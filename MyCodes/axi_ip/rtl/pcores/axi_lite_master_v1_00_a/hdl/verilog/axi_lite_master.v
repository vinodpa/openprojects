==> flow/design.v <==
`timescale 1ns/1ps
module axi_lite_master #
   (
    parameter integer C_M_AXI_ADDR_WIDTH = 32,
    parameter integer C_M_AXI_DATA_WIDTH = 32,
  parameter C_NUM_COMMANDS = 16,
  parameter READ_WRITE_ADDR = 32'h88000000
    )
   (
    input wire M_AXI_ACLK,
    input wire M_AXI_ARESETN,
    output wire [C_M_AXI_ADDR_WIDTH-1:0] M_AXI_AWADDR,
    output wire [3-1:0] M_AXI_AWPROT,
    output wire M_AXI_AWVALID,
    input wire M_AXI_AWREADY,
    output wire [C_M_AXI_DATA_WIDTH-1:0] M_AXI_WDATA,
    output wire [C_M_AXI_DATA_WIDTH/8-1:0] M_AXI_WSTRB,
    output wire M_AXI_WVALID,
    input wire M_AXI_WREADY,
    input wire [2-1:0] M_AXI_BRESP,
    input wire M_AXI_BVALID,
    output wire M_AXI_BREADY,
    output wire [C_M_AXI_ADDR_WIDTH-1:0] M_AXI_ARADDR,
    output wire [3-1:0] M_AXI_ARPROT,
    output wire M_AXI_ARVALID,
    input wire M_AXI_ARREADY,
    input wire [C_M_AXI_DATA_WIDTH-1:0] M_AXI_RDATA,
    input wire [2-1:0] M_AXI_RRESP,
    input wire M_AXI_RVALID,
    output wire M_AXI_RREADY,
    output wire DONE_SUCCESS,
   input wire start_input_gpio,
   output wire 		 	test_awvalid,
    output wire [31:0]	test_awaddr,
    output wire [31:0] 	test_wdata,
    output wire 		 	test_wvalid,
   output wire       	test_bready,
   output wire			test_bvalid,
    output wire     	 	test_rready,
   output wire [31:0] 	test_araddr,
   output wire       	test_arvalid,
   output wire [31:0]	test_rdata,
   output wire			test_rvalid
    );
   reg 		awvalid;
   reg 		wvalid;
   reg 		push_write;
   reg 		pop_read;
   reg          arvalid;
   reg          rready;
   reg          bready;
   reg [31:0] 	awaddr;
   reg [31:0] 	wdata;
   reg [31:0] 	araddr;
   wire 	write_resp_error;
   wire         read_resp_error;
  wire [31:0]		rdata;
   reg          writes_done;
   reg          reads_done;
   reg          error_reg;
   reg [31:0] 	write_index;
   reg [31:0] 	read_index;
   reg [31:0] 	check_rdata;
   reg          done_success_int;
   wire         read_mismatch;
   wire 	last_write;
   wire 	last_read;
assign test_awvalid = awvalid;
assign test_awaddr = awaddr ;
assign test_wdata = wdata;
assign test_wvalid = wvalid;
assign test_bready = bready;
assign test_bvalid = M_AXI_BVALID;
assign test_rready = rready;
assign test_araddr = araddr ;
assign test_arvalid = arvalid ;
assign test_rdata = M_AXI_RDATA;
assign test_rvalid = M_AXI_RVALID;
assign M_AXI_AWADDR = awaddr;
assign M_AXI_WDATA = wdata;
assign M_AXI_AWPROT = 3'h0;
assign M_AXI_AWVALID = awvalid;
assign M_AXI_WVALID = wvalid;
assign M_AXI_WSTRB = -1;
assign M_AXI_BREADY = bready;
assign M_AXI_ARADDR = araddr;
assign M_AXI_ARVALID = arvalid;
assign M_AXI_ARPROT = 3'b0;
assign M_AXI_RREADY = rready;
assign DONE_SUCCESS = done_success_int;
assign reset_start = M_AXI_ARESETN && start_input_gpio ;
always @(posedge M_AXI_ACLK)
  begin
     if (reset_start == 0)
       awvalid <= 1'b0;
     else if (M_AXI_AWREADY && awvalid)
       awvalid <= 1'b0;
     else if (push_write)
       awvalid <= 1'b1;
     else
       awvalid <= awvalid;
  end
   always @(posedge M_AXI_ACLK)
  begin
      if ( reset_start == 0)
    wvalid <= 1'b0;
      else if (M_AXI_WREADY && wvalid)
    wvalid <= 1'b0;
     else if (push_write)
       wvalid <= 1'b1;
     else
       wvalid <= awvalid;
  end
always @(posedge M_AXI_ACLK)
  begin
     if (reset_start == 0)
     bready <= 1'b0;
      else
     bready <= 1'b1;
  end
assign write_resp_error = bready & M_AXI_BVALID & M_AXI_BRESP[1];
always @(posedge M_AXI_ACLK)
  begin
     if (reset_start == 0)
       arvalid <= 1'b0;
     else if (M_AXI_ARREADY && arvalid)
       arvalid <= 1'b0;
     else if (pop_read)
       arvalid <= 1'b1;
     else
       arvalid <= arvalid;
  end
always @(posedge M_AXI_ACLK)
  begin
     if (reset_start == 0)
     rready <= 1'b0;
      else
     rready <= 1'b1;
   end
assign read_resp_error = rready & M_AXI_RVALID & M_AXI_RRESP[1];
always @(write_index)
  begin
     awaddr <= READ_WRITE_ADDR+ ((write_index-1)*4) ;
  end
always @(read_index)
  begin
  araddr <= READ_WRITE_ADDR + ((read_index-1)*4) ;
  end
always @(write_index)
  begin
  wdata <= write_index ;
  end
always @(read_index)
  begin
  check_rdata <= read_index ;
  end
always @(posedge M_AXI_ACLK)
  begin
      if (reset_start == 0)
  begin
     push_write <= 1'b0;
     write_index <= 0;
  end
      else if (~awvalid && ~wvalid && ~last_write && ~push_write)
  begin
     push_write <= 1'b1;
     write_index <= write_index + 1;
  end
      else
  begin
     push_write <= 1'b0;  
     write_index <= write_index;
  end
  end
assign last_write = (write_index == C_NUM_COMMANDS);
always @(posedge M_AXI_ACLK)
  begin
     if (reset_start == 0)
       writes_done <= 1'b0;
     else if (last_write && M_AXI_BVALID)
       writes_done <= 1'b1;
     else
       writes_done <= writes_done;
  end
assign last_read = (read_index == C_NUM_COMMANDS);
always @(posedge M_AXI_ACLK)
  begin
     if (reset_start == 0 || writes_done == 0)
       begin
    pop_read <= 1'b0;
    read_index <= 0;
       end
     else if (~arvalid && ~last_read && ~pop_read)
       begin
    pop_read <= 1'b1;
    read_index <= read_index + 1;
       end
     else
       begin
    pop_read <= 1'b0;
    read_index <= read_index;
       end
  end
always @(posedge M_AXI_ACLK)
  begin
     if (reset_start == 0)
       reads_done <= 1'b0;
     else if (last_read && M_AXI_RVALID)
       reads_done <= 1'b1;
     else
       reads_done <= reads_done;
  end
assign read_mismatch = ((M_AXI_RVALID && rready) && (M_AXI_RDATA != check_rdata));
always @(posedge M_AXI_ACLK)
  begin
     if (reset_start == 0)
       error_reg <= 1'b0;
     else if (read_mismatch || write_resp_error || read_resp_error)
       error_reg <= 1'b1;
     else
       error_reg <= error_reg;
  end
always @(posedge M_AXI_ACLK)
  begin
     if (reset_start == 0 )
       done_success_int <= 1'b0;
     else if (writes_done && reads_done && ~error_reg)
       done_success_int <= 1'b1;
     else
       done_success_int <= done_success_int;
  end
endmodule
# --- Tool chain data of axi_lite_master ---
# The steps from the RTL of axi_lite_master to its reports follow in flow order.
# Line numbers count from 1 in the design file above.
inputs:
  design: "axi_lite_master"
  clock: "M_AXI_ACLK"
  cell_library: "sky130hd"
  corner: "tt_025C_1v80"

# --- Elaborated design ---
# Yosys after proc, flatten, opt, wreduce and memory -nomap, before mapping. Enables and synchronous resets that opt folds into registers are not counted as muxes. Memory bits, and registers merged into a memory's read port (data or address), are not among the register bits. Print and check cells are not counted. Equal cells are merged and count once.
word_totals:
  output_inout_bits: 247
  word_cells: 60
  reg_bits: 74
  in_bits: 44
op_classes:
  n_eq: 3
  add_sub_neg: 6
  n_reduce_logical: 21
  logic: 14
  mux: 4
op_table:
  columns: ["operator", "count"]
  rows:
  - ["32-bit by 1-bit adder with 32-bit output with constant B", 2]
  - ["32-bit adder with constant A", 2]
  - ["32-bit by 5-bit equality test with 1-bit output with constant B", 2]
  - ["30-bit by 1-bit subtractor with 30-bit output with constant B", 2]
  - ["32-bit inequality test", 1]
  - ["1-bit logical AND", 15]
  - ["1-bit NOT", 10]
  - ["2-bit OR reduction", 3]
  - ["1-bit AND", 4]
  - ["1-bit 2-to-1 mux", 4]
  - ["1-bit logical OR", 3]

# --- Depth ---
# Longest topological path by Yosys (ltp), each cell counted once; first at word level (registers and memories cut), then after technology mapping (sequential cells cut; the memories' decode and read muxes count).
logic_depth:
  word_depth: 5
  ABC_AREA: 0
  depth_mapped: 13
  ltp_nobuf: 12

# --- Mapped cells and area ---
# The flow's flattened synthesis, as Yosys stat reports it; memories are mapped. The netlist is that of the ABC_AREA named above (0 if unset); the other value can give another one.
by_type:
  columns: ["cell_type", "count", "area_total_um2"]
  rows:
  - ["sky130_fd_sc_hd__dfxtp_1", 74, 1.48E+03]
  - ["sky130_fd_sc_hd__buf_4", 152, 1.14E+03]
  - ["sky130_fd_sc_hd__xor2_1", 91, 797.014]
  - ["sky130_fd_sc_hd__xnor2_1", 53, 464.195]
  - ["sky130_fd_sc_hd__nor2_1", 95, 356.592]
  - ["sky130_fd_sc_hd__nand2_1", 55, 206.448]
  - ["sky130_fd_sc_hd__nor4_1", 26, 162.656]
  - ["sky130_fd_sc_hd__clkbuf_1", 39, 146.39]
  - ["sky130_fd_sc_hd__nand3_1", 28, 140.134]
  - ["sky130_fd_sc_hd__nor3_1", 24, 120.115]
  - ["sky130_fd_sc_hd__nand4_1", 17, 106.352]
  - ["sky130_fd_sc_hd__and3_1", 13, 81.328]
  - ["sky130_fd_sc_hd__ha_1", 6, 75.072]
  - ["sky130_fd_sc_hd__or3_1", 12, 75.072]
  - ["sky130_fd_sc_hd__and4_1", 7, 61.309]
  - ["sky130_fd_sc_hd__a21oi_1", 12, 60.058]
  - ["sky130_fd_sc_hd__inv_1", 15, 56.304]
  - ["sky130_fd_sc_hd__o21ai_0", 9, 45.043]
# Not listed: further types 30, cells in them 47.
mapped:
  mapped_cells: 775
  synth_area_um2: 5963.2
  n_buf: 199
  ff_cells: 74

# --- Worst setup path after synthesis ---
# OpenSTA on the mapped netlist: ideal clock, no wires. The path of least setup slack (recovery checks aside). Input and output delay are each 20% of the period. Register names are those of the netlist, which keeps one name where synthesis merged equal registers.
synth_path:
  path_type: "reg-to-output"
  startpoint: "reg read_index[0]"
  endpoint: "out test_araddr[31]"
  output_delay_ps: 946
  path_stages: 14
  slack_ps: 593
  delay_ps: 3191
  arrival_ps: 3191
  required_ps: 3784
  path_buffers: 1
  launch_ps: 0
  clock_period_ps: 4730
  synth_period_reached_ps: 4137
# "delay_ps" is the arrival time less input delay plus setup time.
# A path that ends at an output port has no setup time.
# "path_stages": output pins that drive a net of the path, with the launching flip-flop's if there is one; two outputs of one cell count as two.
# "synth_period_reached_ps" = period - worst setup slack (recovery checks aside). The figure is calculated, with input and output delays left at 20% of the set period.
# The rows between start and end are the longest chain of elaborated cells between them; the timing report does not say that the signal goes this way. Where chains are equally long, one stands for them.
# A line is the first line of the expression or statement that the cell stems from. Yosys adds cells for indexed reads and writes and turns some case tables into memories.
# At most two assigning lines are given for a register; there are more.
synth_between:
  path_cell_list: "sky130_fd_sc_hd__dfxtp_1 sky130_fd_sc_hd__inv_1 sky130_fd_sc_hd__ha_1 sky130_fd_sc_hd__nor3b_1 sky130_fd_sc_hd__nand4b_1 sky130_fd_sc_hd__and3b_1 sky130_fd_sc_hd__nand2_1 sky130_fd_sc_hd__xnor2_1 sky130_fd_sc_hd__ha_1 sky130_fd_sc_hd__mux2_2 sky130_fd_sc_hd__nor3_1 sky130_fd_sc_hd__a41oi_1 sky130_fd_sc_hd__xor2_1 sky130_fd_sc_hd__buf_4"
  elab_chain_cells: 2
synth_lines:
  columns: ["item", "line_no", "source"]
  rows:
  - ["from (decl)", 62, "reg [31:0] read_index;"]
  - ["from (assign)", 196, "read_index <= read_index + 1;"]
  - ["from (assign)", 201, "read_index <= read_index;"]
  - ["30-bit by 1-bit subtractor with 30-bit output", 147, "araddr <= READ_WRITE_ADDR + ((read_index-1)*4) ;"]
  - ["32-bit adder", 147, null]
  - ["to (decl)", 40, "output wire [31:0] test_araddr,"]
# Nets of the timed path that keep an RTL name, with a line that drives or declares them; the list need not be complete.
synth_named_nets:
  columns: ["net", "line_no"]
  rows:
  - ["M_AXI_ARADDR[2]", 147]
  - ["M_AXI_ARADDR[31]", 147]

# --- Worst path after layout ---
# Path of least setup slack in the final report of run 1 (OpenROAD, finished layout, wires in). Where an end is a register, its clock arrival counts in the times.
# The report prints the path's times to 10 ps; the period is as set.
layout_path:
  path_type: "reg-to-output"
  startpoint: "reg write_index[0]"
  endpoint: "out test_awaddr[31]"
  path_buffers: 1
  path_stages: 13
  slack_ps: 760
  arrival_ps: 4180
  clock_period_ps: 6180
  output_delay_ps: 1240
  required_ps: 4940
  launch_ps: 330
# The rows between start and end are the longest chain of elaborated cells between them; the timing report does not say that the signal goes this way. Where chains are equally long, one stands for them.
# At most two assigning lines are given for a register; there are more.
layout_between:
  path_cell_list: "sky130_fd_sc_hd__dfxtp_1 sky130_fd_sc_hd__inv_1 sky130_fd_sc_hd__ha_1 sky130_fd_sc_hd__nor3b_1 sky130_fd_sc_hd__nand2_1 sky130_fd_sc_hd__or4b_1 sky130_fd_sc_hd__nor4_1 sky130_fd_sc_hd__xnor2_1 sky130_fd_sc_hd__inv_1 sky130_fd_sc_hd__ha_1 sky130_fd_sc_hd__nor3b_1 sky130_fd_sc_hd__xnor2_1 sky130_fd_sc_hd__clkdlybuf4s50_1"
  elab_chain_cells: 2
layout_lines:
  columns: ["item", "line_no", "source"]
  rows:
  - ["from (decl)", 61, "reg [31:0] write_index;"]
  - ["from (assign)", 167, "write_index <= write_index + 1;"]
  - ["from (assign)", 172, "write_index <= write_index;"]
  - ["30-bit by 1-bit subtractor with 30-bit output", 143, "awaddr <= READ_WRITE_ADDR+ ((write_index-1)*4) ;"]
  - ["32-bit adder", 143, null]
  - ["to (decl)", 34, "output wire [31:0] test_awaddr,"]

# axi_lite_master through Yosys and OpenROAD on sky130hd: 2 stored runs, unordered, with their settings and measured results. The constraints put input and output delay at 20% of the set period each and load the outputs with 0.01 pF.
# "achievedPeriod_ps" means the clock period less the worst setup slack. The figure is calculated, with input and output delays left at 20% of the set period.
runs:
  - name: "run 1"
    settings:
      period_ns: 6.18
      CAP_MARGIN: 20
      CORE_MARGIN: 2
      CORE_UTILIZATION: 40
      SLEW_MARGIN: 20
    results:
      ys_area_um2: 5963.2
      die_um2: 15901.2
      layout_stdcell_area_um2: 7981.4
      utilization_pct: 54.9
      ws_setup_ps: 765
      setup_tns_ps: 0
      achievedPeriod_ps: 5415
  - name: "run 2"
    settings:
      period_ns: 4.44
      CORE_UTILIZATION: 63
      SETUP_SLACK_MARGIN: 0.92
      PLACE_DENSITY_LB_ADDON: 0.18
      CORE_MARGIN: 8
      CELL_PAD_IN_SITES_GLOBAL_PLACEMENT: 1
      GPL_ROUTABILITY_DRIVEN: 0
      MIN_ROUTING_LAYER: "met2"
      MAX_ROUTING_LAYER: "met4"
      CAP_MARGIN: 20
      SLEW_MARGIN: 20
    outcome: "unfinished; error FLW-0024 in placement"
